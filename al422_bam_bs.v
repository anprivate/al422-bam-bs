==> flow/design.v <==
module al422_bam_bs (
	input wire in_clk, in_nrst,
	input wire [7:0] in_data,
	output wire al422_nrst_out, al422_re_out,
	output wire led_clk_out, led_oe_out, led_lat_out,
	output wire [4:0] led_row,
	output wire [2:0] rgb1, rgb2
);
	reg al422_nrst;
	assign al422_nrst_out = in_nrst & al422_nrst;
	reg led_oe, led_lat, led_clk;
	reg [2:0] out_phases;
	assign led_oe_out = led_oe ^ out_phases[0];
	assign led_lat_out = led_lat ^ out_phases[1];
	assign led_clk_out = led_clk ^ out_phases[2];
	reg [5:0] rgb_data;
	assign rgb1 = rgb_data[2:0];
	assign rgb2 = rgb_data[5:3];
	reg [4:0] cur_row;
	assign led_row = cur_row;
	reg [15:0] oe_counter;
	reg [15:0] oe_inactive_register;
	reg [2:0] phase_counter;
	reg oe_phase_is_finished;
	reg load_phase_is_finished;
	wire next_row_start = oe_phase_is_finished & load_phase_is_finished;
	always @(posedge in_clk or negedge in_nrst)
		if (~in_nrst)
			led_lat <= 1'b0;
		else
			led_lat <= (phase_counter == 3'h1);
	always @(posedge in_clk or negedge in_nrst)
		if (~in_nrst)
			phase_counter <= 3'b0;
		else
			if (next_row_start) 
				phase_counter <= 3'b0;
			else
				if (phase_counter !=3'h5)
					phase_counter <= phase_counter + 1'b1;
	always @(posedge in_clk or negedge in_nrst)
		if (~in_nrst)
			cur_row <= 5'b0;
		else
			if (phase_counter == 3'h0)
				cur_row <= in_data[4:0];
	always @(posedge in_clk or negedge in_nrst)
		if (~in_nrst)
			out_phases <= 3'b001;
		else
			if (phase_counter == 3'h0)
				out_phases <= in_data[7:5];
	wire oe_counter_is_zero;
	assign oe_counter_is_zero = (oe_counter == 16'h0);
	always @(posedge in_clk or negedge in_nrst)
		if (~in_nrst)
			oe_phase_is_finished <= 1'b0;
		else
			if (next_row_start) 
				oe_phase_is_finished <= 1'b0;
			else
				if ((phase_counter == 3'h5) & oe_counter_is_zero & !led_oe)
					oe_phase_is_finished <= 1'b1;
	always @(posedge in_clk or negedge in_nrst)
		if (~in_nrst)
			oe_counter <= 16'h0;
		else
			case (phase_counter)
				3'h1: oe_counter[7:0] <= in_data;
				3'h2: oe_counter[15:8] <= in_data;
				3'h5: 
					if (oe_counter_is_zero)
						oe_counter <= oe_inactive_register;
					else
						oe_counter <= oe_counter - 1'b1;
			endcase
	always @(posedge in_clk or negedge in_nrst)
		if (~in_nrst)
			led_oe <= 1'b0;
		else
			if (phase_counter == 3'h4)
				led_oe <= 1'b1;
			else
				if (oe_counter_is_zero)
					led_oe <= 1'b0;
	always @(posedge in_clk or negedge in_nrst)
		if (~in_nrst)
			oe_inactive_register <= 16'h0;
		else
			case (phase_counter)
				3'h3: oe_inactive_register[7:0] <= in_data;
				3'h4: oe_inactive_register[15:8] <= in_data;
			endcase
	reg data_phase;
	reg eol_fixed;
	assign al422_re_out = data_phase | eol_fixed;
	always @(posedge in_clk or negedge in_nrst)
		if (~in_nrst)
			data_phase <= 1'b0;
		else
			if (next_row_start) 
				data_phase <= 1'b0;
			else
				if (phase_counter == 3'h5)
					data_phase <= ~data_phase;
	always @(posedge in_clk or negedge in_nrst)
		if (~in_nrst)
			rgb_data <= 6'h0;
		else
			if ((phase_counter == 3'h5) & !data_phase)
				rgb_data <= in_data[5:0];
	always @(posedge in_clk or negedge in_nrst)
		if (~in_nrst)
			led_clk <= 1'b0;
		else
			if (next_row_start) 
				led_clk <= 1'b0;
			else
				led_clk <= data_phase | eol_fixed;
	always @(posedge in_clk or negedge in_nrst)
		if (~in_nrst)
			eol_fixed <= 1'b0;
		else
			if (next_row_start) 
				eol_fixed <= 1'b0;
			else
				if ((phase_counter == 3'h5) & !data_phase & (in_data[6] | in_data[7]))
					eol_fixed <= 1'b1;
	always @(posedge in_clk or negedge in_nrst)
		if (~in_nrst)
			al422_nrst <= 1'b1;
		else
			if (next_row_start) 
				al422_nrst <= 1'b1;
			else
				if ((phase_counter == 3'h5) & data_phase & in_data[7])
					al422_nrst <= 1'b0;
	always @(posedge in_clk or negedge in_nrst)
		if (~in_nrst)
			load_phase_is_finished <= 1'b0;
		else
			if (next_row_start) 
				load_phase_is_finished <= 1'b0;
			else
				if (eol_fixed & !data_phase)
					load_phase_is_finished <= 1'b1;
endmodule
# [Reports on al422_bam_bs]
# What the tools print for al422_bam_bs, step after step.
# Lines are those of the file above, counted from 1.
# Not given: -
[design] top="al422_bam_bs" clk_port="in_clk" library="sky130hd" corner="tt_025C_1v80"

# [After elaboration]
# Source: Yosys, flattened and elaborated, memories not mapped. Widths are those after wreduce. Registers that Yosys merges into a memory's read port (data or address) are not register bits. Print and check cells do not count. Equal cells are merged and count once.
[op_classes] n_addsub=2 eq_ne=6 n_mux=19 n_logic=15 n_reduce_logical=13
[op_table] operator="parallel mux 8 bit (select 2 bit)" n=2
[op_table] operator="nonzero test 2 bit" n=9
[op_table] operator="subtractor 16 x 1 -> 16 bit with constant B" n=1
[op_table] operator="logical NOT 16 bit" n=1
[op_table] operator="two-way mux 8 bit" n=2
[op_table] operator="two-way mux 1 bit" n=13
[op_table] operator="bitwise AND 1 bit" n=9
[op_table] operator="== test 3 x 2 -> 1 bit with constant B" n=2
[op_table] operator="== test 3 bit with constant B" n=2
[op_table] operator="two-way mux 3 bit" n=2
[op_table] operator="XOR 1 bit" n=3
[op_table] operator="adder 3 x 1 -> 3 bit with constant B" n=1
[op_table] operator="== test 3 x 1 -> 1 bit with constant B" n=1
[op_table] operator="inequality test 3 bit with constant B" n=1
[op_table] operator="logical NOT 3 bit" n=1
[op_table] operator="bitwise OR 1 bit" n=2
[op_table] operator="logical NOT 1 bit" n=2
[op_table] operator="NOT 1 bit" n=1
[word_totals] register_bits=57 inputBits=10 output_inout_bits=16 elab_cells=71

# [Depth]
# Depth = most cells in a row (Yosys ltp): at word level without a register or memory, in the mapped netlist without a sequential cell, where the memories' decode and read muxes count.
[depth] word_depth=5 abc_area=1 mapped_depth=10 depth_no_buf=9

# [Mapped cells and area]
# The flow's flattened synthesis, as Yosys stat reports it; memories are mapped. The netlist is that of the ABC_AREA named above (0 if unset); the other value can give another one.
# Totals and module areas in this step are rounded.
[types] cell_type="sky130_fd_sc_hd__dfrtp_1" n=55 type_area_um2=1376.32
[types] cell_type="sky130_fd_sc_hd__nand2_1" n=86 type_area_um2=322.81
[types] cell_type="sky130_fd_sc_hd__nor2_1" n=58 type_area_um2=217.709
[types] cell_type="sky130_fd_sc_hd__inv_1" n=52 type_area_um2=195.187
[types] cell_type="sky130_fd_sc_hd__o21ai_0" n=37 type_area_um2=185.178
[types] cell_type="sky130_fd_sc_hd__nand3_1" n=34 type_area_um2=170.163
[types] cell_type="sky130_fd_sc_hd__ha_1" n=7 type_area_um2=87.584
[types] cell_type="sky130_fd_sc_hd__a21oi_1" n=16 type_area_um2=80.077
[types] cell_type="sky130_fd_sc_hd__nor2_4" n=6 type_area_um2=67.565
[types] cell_type="sky130_fd_sc_hd__nand3b_1" n=8 type_area_um2=60.058
[types] cell_type="sky130_fd_sc_hd__dfstp_2" n=2 type_area_um2=52.55
[types] cell_type="sky130_fd_sc_hd__nand3_2" n=5 type_area_um2=50.048
[types] cell_type="sky130_fd_sc_hd__a22oi_2" n=3 type_area_um2=37.536
[types] cell_type="sky130_fd_sc_hd__nand3_4" n=2 type_area_um2=35.034
[types] cell_type="sky130_fd_sc_hd__nand2_2" n=5 type_area_um2=31.28
[types] cell_type="sky130_fd_sc_hd__a21oi_2" n=3 type_area_um2=26.275
[types] cell_type="sky130_fd_sc_hd__xor2_1" n=3 type_area_um2=26.275
[types] cell_type="sky130_fd_sc_hd__buf_6" n=2 type_area_um2=22.522
# Not listed: further types 13, cells in them 20.
[mapped] stdcells=404 yosys_area_um2=3190 seqArea_um2=1430 ff_cells=57 n_buf=11

# [Timing after synthesis]
# Source: OpenSTA report_checks on the synthesized netlist (no wires, ideal clock, input and output delay 20% of the period each), path of least setup slack; recovery checks are left aside. Register names are those of the netlist, which keeps one name where synthesis merged equal registers.
[synth_timing] path_type="reg-to-reg" start="reg oe_counter[0]" end="reg oe_counter[11]" clock_period_ns=2.09 setup_time_ns=0.120 t_first_pin_ns=0.000 arrival_time_ns=1.434 required_time_ns=1.970 path_slack_ns=0.536 delay_ns=1.554 path_stages=11 n_path_buf=1 period_less_setup_slack_ns=1.554
# "delay_ns" = arrival - input delay + setup time.
# "path_stages" counts driving pins, that of a launching flip-flop among them; a cell with two outputs on the path counts twice.
# "period_less_setup_slack_ns" is the clock period less the worst setup slack; recovery checks do not enter. This is arithmetic on one report: input and output delays are still those of the set period (20% each).
# Between the ends stands the longest chain of elaborated cells between them, by number of cells; it is not shown to be the way that was timed. Of several equally long chains one is given.
# Each line given opens the expression or statement behind the cell; cells for indexed reads and writes are added by Yosys, which also makes memories of some case tables.
# At most two assigning lines are given for a register; there are more.
[synth_via] cell_sequence="sky130_fd_sc_hd__dfrtp_1 sky130_fd_sc_hd__inv_1 sky130_fd_sc_hd__ha_1 sky130_fd_sc_hd__nand3_1 sky130_fd_sc_hd__nor2_4 sky130_fd_sc_hd__buf_4 sky130_fd_sc_hd__nand3b_1 sky130_fd_sc_hd__nand2_1 sky130_fd_sc_hd__inv_1 sky130_fd_sc_hd__nand2_1 sky130_fd_sc_hd__a21oi_2" elab_chain_cells=3 cells_between=4 cone_lines=4 classes_between="add/sub (1); mux (2); reduce/logical (1)"
[synth_rtl] item="start: declaration" line_no=21 source="reg [15:0] oe_counter;"
[synth_rtl] item="start: assignment" line_no=69 source="3'h1: oe_counter[7:0] <= in_data;"
[synth_rtl] item="start: assignment" line_no=73 source="oe_counter <= oe_inactive_register;"
[synth_rtl] item="subtractor 16 x 1 -> 16 bit" line_no=75 source="oe_counter <= oe_counter - 1'b1;"
[synth_rtl] item="two-way mux 8 bit" line_no=72 source="if (oe_counter_is_zero)"
[synth_rtl] item="parallel mux 8 bit (select 2 bit)" line_no=68 source="case (phase_counter)"
[synth_rtl] item="end: assignment" line_no=70 source="3'h2: oe_counter[15:8] <= in_data;"
[synth_rtl] item="end: assignment" line_no=73
[synth_rtl] item="end: declaration" line_no=21

# [Path in the finished layout]
# Path of least setup slack in the final report of stored run 2 (OpenROAD, finished layout, wires in). Where an end is a register, its clock arrival counts in the times.
[layout_timing] path_type="input-to-output" start="in in_nrst" end="out al422_nrst_out" clock_period_ns=2.37 in_delay_ns=0.47 out_delay_ns=0.47 t_first_pin_ns=0.47 arrival_time_ns=1.73 required_time_ns=1.90 path_slack_ns=0.17 path_stages=4 n_path_buf=2
# Between the ends stands the longest chain of elaborated cells between them, by number of cells; it is not shown to be the way that was timed. Of several equally long chains one is given.
[layout_via] cell_sequence="sky130_fd_sc_hd__buf_4 sky130_fd_sc_hd__nand2_1 sky130_fd_sc_hd__inv_1 sky130_fd_sc_hd__clkdlybuf4s50_1" elab_chain_cells=1 cells_between=1 cone_lines=1 classes_between="logic (1)"
[layout_rtl] item="start: declaration" line_no=2 source="input wire in_clk, in_nrst,"
[layout_rtl] item="bitwise AND 1 bit" line_no=10 source="assign al422_nrst_out = in_nrst & al422_nrst;"
[layout_rtl] item="end: declaration" line_no=4 source="output wire al422_nrst_out, al422_re_out,"

# 2 stored runs of al422_bam_bs in the flow (synthesis by Yosys, layout by OpenROAD, sky130hd cells), in arbitrary order. Constraints: input delay and output delay 20% of the set period each, output load 0.01 pF.
# By "timing.achieved_period_ns" is meant the clock period of the run minus its worst setup slack. This is arithmetic on one report: input and output delays are still those of the set period (20% each).
# By "worst_path_ns" is meant the share of the clock period that the worst setup path is allowed (20% is reserved at inputs, 20% at outputs), minus its slack. Clock arrival times at its registers enter into it.
# "power_mw": no workload was simulated; the value follows from the tool's default switching activity.
# Values from the reports are rounded here.
run="stored run 1" settings period_ns=1.67 CORE_UTILIZATION=61 HOLD_SLACK_MARGIN=0.2 CORE_ASPECT_RATIO=1.95 CORE_MARGIN=2 CELL_PAD_IN_SITES_GLOBAL_PLACEMENT=2 ABC_AREA=0 SLEW_MARGIN=40 CAP_MARGIN=20
run="stored run 1" outcome="unfinished; error GPL-0301 in placement"
run="stored run 2" settings period_ns=2.37 CORE_UTILIZATION=68 PLACE_DENSITY_LB_ADDON=0.04 HOLD_SLACK_MARGIN=0.24 CORE_ASPECT_RATIO=0.55 ABC_AREA=1 GPL_TIMING_DRIVEN=0 CAP_MARGIN=35 CORE_MARGIN=2 SLEW_MARGIN=20
run="stored run 2" results final_stdcell_area_um2=3700 timing.achieved_period_ns=2.202 synthesis_area_um2=3190 total_negative_slack_ns=0.000 worst_setup_slack_ns=0.168 power_mw=4.82 final_die_area_um2=5270 worst_path_ns=1.25 worstPathKind="input-to-output" layout_utilization_pct=82.5
